==> flow/design.v <==
`timescale 1ns / 1ps
module SM(
    input wire i_clk,
    input wire i_reset,
    input wire i_sw1,
    input wire i_sw2,
    input wire [12:0] i_addra_counter,
    input wire btn, 
    output reg o_count_go,
    output reg o_reset_counter,
    output reg o_interrupt,
    output reg [31:0] dina_two_bit,
    output reg wea,
    output reg ena,
    output reg [12:0] addra 
    );
    reg [1:0] state_reg; 
    parameter [1:0]     init = 2'd0, 
                        load = 2'd1;
    always @ (posedge i_clk)
    begin
        o_interrupt         <= 'b0;
        dina_two_bit        <= 'b0;
        addra               <= 'b0;
        wea                 <= 'b0;
        ena                 <= 'b0;
        o_count_go          <= 'b0;
        o_reset_counter     <= 'b0;
        if (!i_reset)
        begin
            state_reg         <= init;
            o_reset_counter   <= 1'b1;
        end else
            case (state_reg)
                init:   
                    begin
                        if (btn == 1'b1)
                        begin
                            state_reg           <= load;
                            wea                 <= 1'b1;
                            ena                 <= 1'b1;
                            addra               <= 13'd0;
                            dina_two_bit        <= {{30{1'b0}},i_sw2,i_sw1};
                            o_interrupt         <= 1'b1;
                            o_count_go          <= 1'b1;
                        end else
                        begin 
                            state_reg           <= init;
                            o_reset_counter     <= 1'b1;
                        end
                    end
                load:
                    begin
                        if (btn == 1'b1)
                        begin
                            state_reg           <= load;
                            wea                 <= 1'b1;
                            ena                 <= 1'b1;
                            addra               <= i_addra_counter; 
                            dina_two_bit        <= {{30{1'b0}},i_sw2,i_sw1};
                            o_interrupt         <= 1'b1;
                            o_count_go           <= 1'b1;
                        end
                        else
                        begin
                            state_reg           <= load;
                        end
                    end
                default:
                    begin
                        o_interrupt       <= 'b0;
                        dina_two_bit      <= 'b0;
                        addra             <= 'b0;
                        wea               <= 'b0;
                        ena               <= 'b0;
                        o_count_go        <= 'b0;
                        o_reset_counter   <= 'b0;
                    end
            endcase
    end
endmodule
======== Step by step through the tools: SM ========
What the tools print for SM, step after step.
Line numbers count from 1 in the design file above.
Library cell names are shortened.
Not given: -
set-up
  design top .............................. SM
  clock input ............................. i_clk
  standard-cell library ................... sky130hd
  timing corner ........................... tt_025C_1v80

======== After elaboration ========
Yosys after proc, flatten, opt, wreduce and memory -nomap, before mapping. Memory bits, and registers merged into a memory's read port (data or address), are not among the register bits. Print and check cells are not counted.
storage and ports
  register bits after elaboration ......... 49
  input port bits ......................... 18
  output and inout bits ................... 50
  elaborated cells ........................ 18
cells by class
  equal/unequal tests ..................... 1
  mux-type cells .......................... 5
  reduce/logical cells .................... 6
operators with widths
  cell                                                      number
  3-bit AND reduction                                       2
  2-bit case mux with 2-bit select                          1
  1-bit 2-to-1 mux                                          4
  2-bit by 1-bit == test with 1-bit output with constant B  1
  2-bit logical NOT                                         1
  2-bit AND reduction                                       1
  2-bit nonzero test                                        1
  2-bit OR reduction                                        1

======== Logic depth ========
Longest topological path by Yosys (ltp), each cell counted once; first at word level (registers and memories cut), then after technology mapping (sequential cells cut; the memories' decode and read muxes count).
depth
  depth in word-level cells ............... 3
  ABC_AREA ................................ 0
  depth in mapped cells ................... 3
  mapped depth without buffers ............ 2

======== Netlist ========
The flow's flattened synthesis, as Yosys stat reports it; memories are mapped. The netlist is that of the ABC_AREA named above (0 if unset); the other value can give another one.
mapped netlist
  cell count .............................. 75
  mapped area ............................. 792.0 um2
  sequential part of the area ............. 380.4 um2
  mapped flip-flops ....................... 19
  buffers ................................. 34
cells by type
  type     number  total area (um2)
  dfxtp_1  19      380.365
  buf_4    33      247.738
  and2_2   10      75.072
  and2_1   5       31.28
  and3_4   1       11.261
  buf_6    1       11.261
  o211a_1  1       10.01
  o21ai_0  2       10.01
  o21a_1   1       7.507
  conb_1   1       3.754
  inv_1    1       3.754

======== Path before layout ========
OpenSTA on the mapped netlist: ideal clock, no wires. The path of least setup slack (recovery checks aside). Input and output delay are each 20% of the period. Register names are those of the netlist, which keeps one name where synthesis merged equal registers.
timing path post-synthesis
  kind .................................... register to register
  start ................................... reg state_reg
  end ..................................... reg addra[3]
  clock period ............................ 0.859 ns
  setup time .............................. 0.116 ns
  time at the first pin ................... 0.000 ns
  arrival time ............................ 0.731 ns
  data required time ...................... 0.743 ns
  slack ................................... 0.012 ns
  path delay .............................. 0.847 ns
  driving pins on the path ................ 4
  path buffers ............................ 1
  synthesis period reached ................ 0.847 ns
"path delay" = arrival - input delay + setup time.
"driving pins on the path" counts driving pins, that of a launching flip-flop among them; a cell with two outputs on the path counts twice.
"synthesis period reached" is the clock period less the worst setup slack; recovery checks do not enter. This is arithmetic on one report: input and output delays are still those of the set period (20% each).
An end named without its bit number is one bit of that signal or, where synthesis recoded a state register, one of its new flip-flops.
At most two assigning lines are given for a register; there are more.
between the ends, post-synthesis
  path through ............................ dfxtp_1 -> and3_4 -> buf_6 -> and2_2
RTL lines, path post-synthesis
  item                RTL line  text
  start: declaration  17        reg [1:0] state_reg;
  start: assignment   31        state_reg         <= init;
  start: assignment   39        state_reg           <= load;
  end: assignment     24        addra               <= 'b0;
  end: assignment     59        addra               <= i_addra_counter;
  end: declaration    15        output reg [12:0] addra
No chain of elaborated cells between the ends is given.

======== Path in the finished layout ========
From the final timing report of flow run A: the path of least setup slack in the routed layout; clock arrival at registers is part of the times.
timing path post-layout
  kind .................................... register to output
  start ................................... reg (no name shown)
  end ..................................... out ena
  clock period ............................ 1.22 ns
  external output delay ................... 0.24 ns
  time at the first pin ................... 0.29 ns
  arrival time ............................ 0.90 ns
  data required time ...................... 0.98 ns
  slack ................................... 0.08 ns
  driving pins on the path ................ 2
  path buffers ............................ 1
between the ends, post-layout
  path through ............................ dfxtp_2 -> clkdlybuf4s15_1
  cells in the longest elaborated chain ... 0
  elaborated cells between the ends (all ways) .. 0
  RTL lines with such cells ............... 0
RTL lines, path post-layout
  item              RTL line  text
  end: declaration  14        output reg ena,

Data sheet: physical implementation of SM

2 stored runs of SM in the flow (synthesis by Yosys, layout by OpenROAD, sky130hd cells), in arbitrary order. Constraints: input delay and output delay 20% of the set period each, output load 0.01 pF.
"worst setup path time (ns)" = time allowed to the worst setup path (clock period - input delay - output delay, where it has them) - its slack; a late launch clock adds to it, a late capture clock takes from it.
"finish__power__total" rests on the timing tool's default activity at the inputs, not on a simulated workload.

Flow files of flow run A
==> flow/run.sh <==
#!/bin/bash
# the make line also repeats the synthesis and layout settings of config.mk as NAME=value (left out here)
make -C /OpenROAD-flow-scripts/flow DESIGN_CONFIG=/design/flow/config.mk WORK_HOME=/design/flow/orfs CLKGATE_MAP_FILE= finish
==> flow/config.mk <==
export PLATFORM = sky130hd
export DESIGN_NAME = SM
export DESIGN_NICKNAME = SM
export VERILOG_FILES = /design/flow/design.v
export SDC_FILE = /design/flow/constraint.sdc
export NUM_CORES = 4
export LEC_CHECK = 0
export CAP_MARGIN = 20
export CORE_MARGIN = 9
export CORE_UTILIZATION = 46
export CTS_CLUSTER_DIAMETER = 165
export CTS_CLUSTER_SIZE = 17
export GPL_TIMING_DRIVEN = 0
export MAX_ROUTING_LAYER = met5
export PLACE_DENSITY = 0.87
export SETUP_SLACK_MARGIN = 0.0
export SLEW_MARGIN = 20
export TNS_END_PERCENT = 70
==> flow/constraint.sdc <==
create_clock -name core_clock -period 1.22 [get_ports {i_clk}]
set_input_delay 0.2440 -clock core_clock [delete_from_list [all_inputs] [get_ports {i_clk}]]
set_output_delay 0.2440 -clock core_clock [all_outputs]
set_load 0.01 [all_outputs]

report of flow run A
yosys chip area after synthesis (um^2): 792.0
finish__design__die__area: 3539.7
finish__design__instance__area__stdcell: 1287.5
finish__timing__setup__ws: 0.077
finish__timing__setup__tns: 0.000
finish__power__total: 1.203e-03
worst setup path time (ns): 0.90
worst setup path kind: register to output

Flow files of flow run B
==> flow/run.sh <==
#!/bin/bash
# the make line also repeats the synthesis and layout settings of config.mk as NAME=value (left out here)
make -C /OpenROAD-flow-scripts/flow DESIGN_CONFIG=/design/flow/config.mk WORK_HOME=/design/flow/orfs CLKGATE_MAP_FILE= finish
==> flow/config.mk <==
export PLATFORM = sky130hd
export DESIGN_NAME = SM
export DESIGN_NICKNAME = SM
export VERILOG_FILES = /design/flow/design.v
export SDC_FILE = /design/flow/constraint.sdc
export NUM_CORES = 4
export LEC_CHECK = 0
export CAP_MARGIN = 20
export CORE_MARGIN = 2
export CORE_UTILIZATION = 40
export SLEW_MARGIN = 20
==> flow/constraint.sdc <==
create_clock -name core_clock -period 0.982 [get_ports {i_clk}]
set_input_delay 0.1964 -clock core_clock [delete_from_list [all_inputs] [get_ports {i_clk}]]
set_output_delay 0.1964 -clock core_clock [all_outputs]
set_load 0.01 [all_outputs]

report of flow run B
yosys chip area after synthesis (um^2): 792.0
finish__design__die__area: 2351.8
finish__design__instance__area__stdcell: 1017.2
finish__timing__setup__ws: 0.021
finish__timing__setup__tns: 0.000
finish__power__total: 1.370e-03
worst setup path time (ns): 0.76
worst setup path kind: register to output
