==> flow/design.v <==
`timescale 1ns / 1ps
module addr_counter #(
    parameter integer ADDR_WIDTH = 13
)(
    input wire clk,
    input wire i_reset,
    input wire i_count_go,
    input wire i_reset_counter,
    output reg [ADDR_WIDTH-1:0] o_addra_counter  
);
    reg [26:0] ref_count = 'b0;
    reg enable_at_refresh = 1'b0;
    parameter [26:0] cycles_at_refresh_rate = 100_000_000;
    always @ (posedge clk)
        if (!i_reset)
            o_addra_counter <= 0;
        else
            if (enable_at_refresh == 1'b1) 
            begin
                if (i_reset_counter == 1'b1)
                    o_addra_counter <= 0;
                else if (i_count_go == 1'b1)
                    o_addra_counter <= o_addra_counter + 1;
                else
                    o_addra_counter <= o_addra_counter;
            end else 
                o_addra_counter <= o_addra_counter;
    always @ (posedge clk)
        if (!i_reset)
            ref_count <= 4'b0000;
        else if (ref_count == cycles_at_refresh_rate-1) begin
            ref_count <= 4'b0000;
            enable_at_refresh <= 1'b1;
        end else begin
            ref_count <= ref_count + 1;
            enable_at_refresh <= 1'b0;
        end
endmodule
# ---- Tool chain data of addr_counter
# The steps from the RTL of addr_counter to its reports follow in flow order.
# Line numbers count from 1 in the design file above.
# Operators: Yosys type, input widths -> output width; for muxes data width and select width s.
# A cell with - has no value.
dict set report setup {
  top {addr_counter}
  clk_port {clk}
  cell_library {sky130hd}
  lib_corner {tt_025C_1v80}
}

# ---- After elaboration
# Yosys after proc, flatten, opt, wreduce and memory -nomap, before mapping. Memory bits, and registers merged into a memory's read port (data or address), are not among the register bits. Print and check cells are not counted. Equal cells are merged and count once.
dict set report classes {
  div_mod_pow 0
  reduce_and_logical 3
  compare 0
  n_shift 0
  mux 3
  mul 0
  eq_ne 1
  n_addsub 2
  bitwise 1
}
# operator count
set ops {}
lappend ops {{$add 27x1->27 const B} 1}
lappend ops {{$eq 27x27->1 const B} 1}
lappend ops {{$mux 13} 2}
lappend ops {{$add 13x1->13 const B} 1}
lappend ops {{$reduce_and 2->1} 1}
lappend ops {{$reduce_bool 2->1} 1}
lappend ops {{$reduce_or 2->1} 1}
lappend ops {{$not 1->1} 1}
lappend ops {{$mux 1} 1}
dict set report bits {
  elab_cells 13
  n_memories 0
  mem_bits_rw 0
  romBits 0
  out_inout_bits 13
  latchBits 0
  clocked_rd_ports_x_width 0
  ff_bits 41
  inputBits 4
}

# ---- Depth
# Longest topological path by Yosys (ltp), each cell counted once; first at word level (registers and memories cut), then after technology mapping (sequential cells cut; the memories' decode and read muxes count).
dict set report depth {
  ltp_word 3
  abc_area 0
  depth_mapped 6
  depth_no_buf 5
}

# ---- Mapped cells and area
# Yosys stat after the flow's synthesis: flattened, memories mapped to cells. It holds for the ABC_AREA given above (unset counts as 0); a run with the other value may have another netlist.
dict set report mapped {
  cells 221
  buf_cells 7
  sequential_area_mm2 0.0008308
  mapped_area_mm2 0.0019706
  flip_flops 41
}
# cell count area_total_um2
set by_type {}
lappend by_type {sky130_fd_sc_hd__dfxtp_1 40 800.768}
lappend by_type {sky130_fd_sc_hd__xor2_1 15 131.376}
lappend by_type {sky130_fd_sc_hd__nor2_1 22 82.579}
lappend by_type {sky130_fd_sc_hd__o31ai_1 11 82.579}
lappend by_type {sky130_fd_sc_hd__nand3_1 16 80.077}
lappend by_type {sky130_fd_sc_hd__nand4_1 12 75.072}
lappend by_type {sky130_fd_sc_hd__a21oi_1 14 70.067}
lappend by_type {sky130_fd_sc_hd__or4_1 9 67.565}
lappend by_type {sky130_fd_sc_hd__and3_1 10 62.56}
lappend by_type {sky130_fd_sc_hd__xnor2_1 6 52.55}
lappend by_type {sky130_fd_sc_hd__nand2_1 13 48.797}
lappend by_type {sky130_fd_sc_hd__and2_1 6 37.536}
lappend by_type {sky130_fd_sc_hd__edfxtp_1 1 30.029}
lappend by_type {sky130_fd_sc_hd__o21ai_0 6 30.029}
lappend by_type {sky130_fd_sc_hd__and4_1 3 26.275}
lappend by_type {sky130_fd_sc_hd__ha_1 2 25.024}
lappend by_type {sky130_fd_sc_hd__or3_1 4 25.024}
lappend by_type {sky130_fd_sc_hd__buf_6 2 22.522}
# Not listed: further types 17, cells in them 29.

# ---- Path before layout
# Path of least setup slack by OpenSTA after synthesis, without wires, with an ideal clock, recovery checks aside; 20% of the period is set as input and as output delay. Where synthesis merged equal registers, the netlist keeps one of their names.
dict set report synth_timing {
  path_kind {reg2reg}
  startpoint {reg ref_count[0]}
  endpoint {reg ref_count[23]}
  clock_period_ps 1530
  path_stages 7
  path_buffers 1
  launch_ps 0
  path_slack_ps -119
  setup_ps 125
  arrival_time_ps 1524
  delay_ps 1649
  t_required_ps 1405
  period_less_setup_slack_ps 1649
}
# "delay_ps" = arrival - input delay + setup time.
# "path_stages": output pins that drive a net of the path, with the launching flip-flop's if there is one; two outputs of one cell count as two.
# "period_less_setup_slack_ps" is the clock period less the worst setup slack; recovery checks do not enter. This is arithmetic on one report: input and output delays are still those of the set period (20% each).
# The rows between start and end are the longest chain of elaborated cells between them; the timing report does not say that the signal goes this way. Where chains are equally long, one stands for them.
# A line is the first line of the expression or statement that the cell stems from. Yosys adds cells for indexed reads and writes and turns some case tables into memories.
# At most two assigning lines are given for a register; there are more.
dict set report synth_via {
  path_cell_list {sky130_fd_sc_hd__dfxtp_1 -> sky130_fd_sc_hd__ha_1 -> sky130_fd_sc_hd__and3_1 -> sky130_fd_sc_hd__nand3_1 -> sky130_fd_sc_hd__o31ai_4 -> sky130_fd_sc_hd__buf_4 -> sky130_fd_sc_hd__a21oi_1}
  elab_chain_len 2
  cells_between 3
  lines_between 2
  classes_between {1 x add/sub; 1 x eq/ne; 1 x reduce/logical}
}
# item line
set synth_lines {}
lappend synth_lines {{start: declaration} 11} ;# reg [26:0] ref_count = 'b0;
lappend synth_lines {{start: assignment} 30} ;# ref_count <= 4'b0000;
lappend synth_lines {{start: assignment} 35} ;# ref_count <= ref_count + 1;
lappend synth_lines {{$eq 27x27->1} 31} ;# else if (ref_count == cycles_at_refresh_rate-1) begin
lappend synth_lines {{$reduce_or 2->1} -}
lappend synth_lines {{end: assignment} 30}
lappend synth_lines {{end: assignment} 35}
lappend synth_lines {{end: declaration} 11}

# ---- Worst path after layout
# From the final timing report of flow run 1: the path of least setup slack in the routed layout; clock arrival at registers is part of the times.
# The path's times are printed in steps of 10 ps; the period is the one set.
dict set report layout_timing {
  path_kind {reg2reg}
  startpoint {reg ref_count[2]}
  endpoint {reg ref_count[25]}
  path_stages 6
  launch_ps 270
  t_required_ps 2000
  path_slack_ps 80
  path_buffers 1
  clock_period_ps 1780
  arrival_time_ps 1920
  setup_ps 60
}
# The rows between start and end are the longest chain of elaborated cells between them; the timing report does not say that the signal goes this way. Where chains are equally long, one stands for them.
# At most two assigning lines are given for a register; there are more.
dict set report layout_via {
  path_cell_list {sky130_fd_sc_hd__dfxtp_1 -> sky130_fd_sc_hd__and3_1 -> sky130_fd_sc_hd__nand3_4 -> sky130_fd_sc_hd__buf_6 -> sky130_fd_sc_hd__or4_4 -> sky130_fd_sc_hd__a21oi_2}
  elab_chain_len 2
  cells_between 3
  lines_between 2
  classes_between {1 x add/sub; 1 x eq/ne; 1 x reduce/logical}
}
# item line
set layout_lines {}
lappend layout_lines {{start: declaration} 11} ;# reg [26:0] ref_count = 'b0;
lappend layout_lines {{start: assignment} 30} ;# ref_count <= 4'b0000;
lappend layout_lines {{start: assignment} 35} ;# ref_count <= ref_count + 1;
lappend layout_lines {{$eq 27x27->1} 31} ;# else if (ref_count == cycles_at_refresh_rate-1) begin
lappend layout_lines {{$reduce_or 2->1} -}
lappend layout_lines {{end: assignment} 30}
lappend layout_lines {{end: assignment} 35}
lappend layout_lines {{end: declaration} 11}

; Stored flow runs of addr_counter (2 of them; Yosys, OpenROAD, sky130hd). They differ in their settings and are not a sequence. Constraints: input delay and output delay 20% of the set period each, output load 0.01 pF.
; By "timing.worst_path_ps" is meant the share of the clock period that the worst setup path is allowed (20% is reserved at inputs, 20% at outputs), minus its slack. Clock arrival times at its registers enter into it.
; "power_total_uw": no workload was simulated; the value follows from the tool's default switching activity.
; "timing.worst_path_ps" is known to 10 ps.

[flow run 1: settings]
period_ns = 1.78
CORE_UTILIZATION = 16
PLACE_DENSITY_LB_ADDON = 0.21
CORE_MARGIN = 6
TNS_END_PERCENT = 40
GPL_TIMING_DRIVEN = 0
SLEW_MARGIN = 10
CAP_MARGIN = 20
[flow run 1: results]
synthesis_area_mm2 = 0.0019706
die_footprint_mm2 = 0.0151241
finalUtil_pct = 21.6
setup_worst_slack_ps = 79
setupTns_ps = 0
hold_worst_slack_ps = 453
power_total_uw = 2006
timing.worst_path_ps = 1700
timing.worst_path_kind = reg2reg

[flow run 2: settings]
period_ns = 1.11
CORE_UTILIZATION = 30
SETUP_SLACK_MARGIN = -0.01
PLACE_DENSITY = 0.79
CELL_PAD_IN_SITES_DETAIL_PLACEMENT = 2
GPL_ROUTABILITY_DRIVEN = 1
CTS_CLUSTER_SIZE = 87
CTS_CLUSTER_DIAMETER = 146
CAP_MARGIN = 25
SLEW_MARGIN = 35
MAX_ROUTING_LAYER = met5
CORE_MARGIN = 2
[flow run 2: results]
synthesis_area_mm2 = 0.0019706
die_footprint_mm2 = 0.0072335
finalUtil_pct = 56.7
setup_worst_slack_ps = -766
setupTns_ps = -21425
hold_worst_slack_ps = 532
power_total_uw = 3038
timing.worst_path_ps = 1880
timing.worst_path_kind = reg2reg
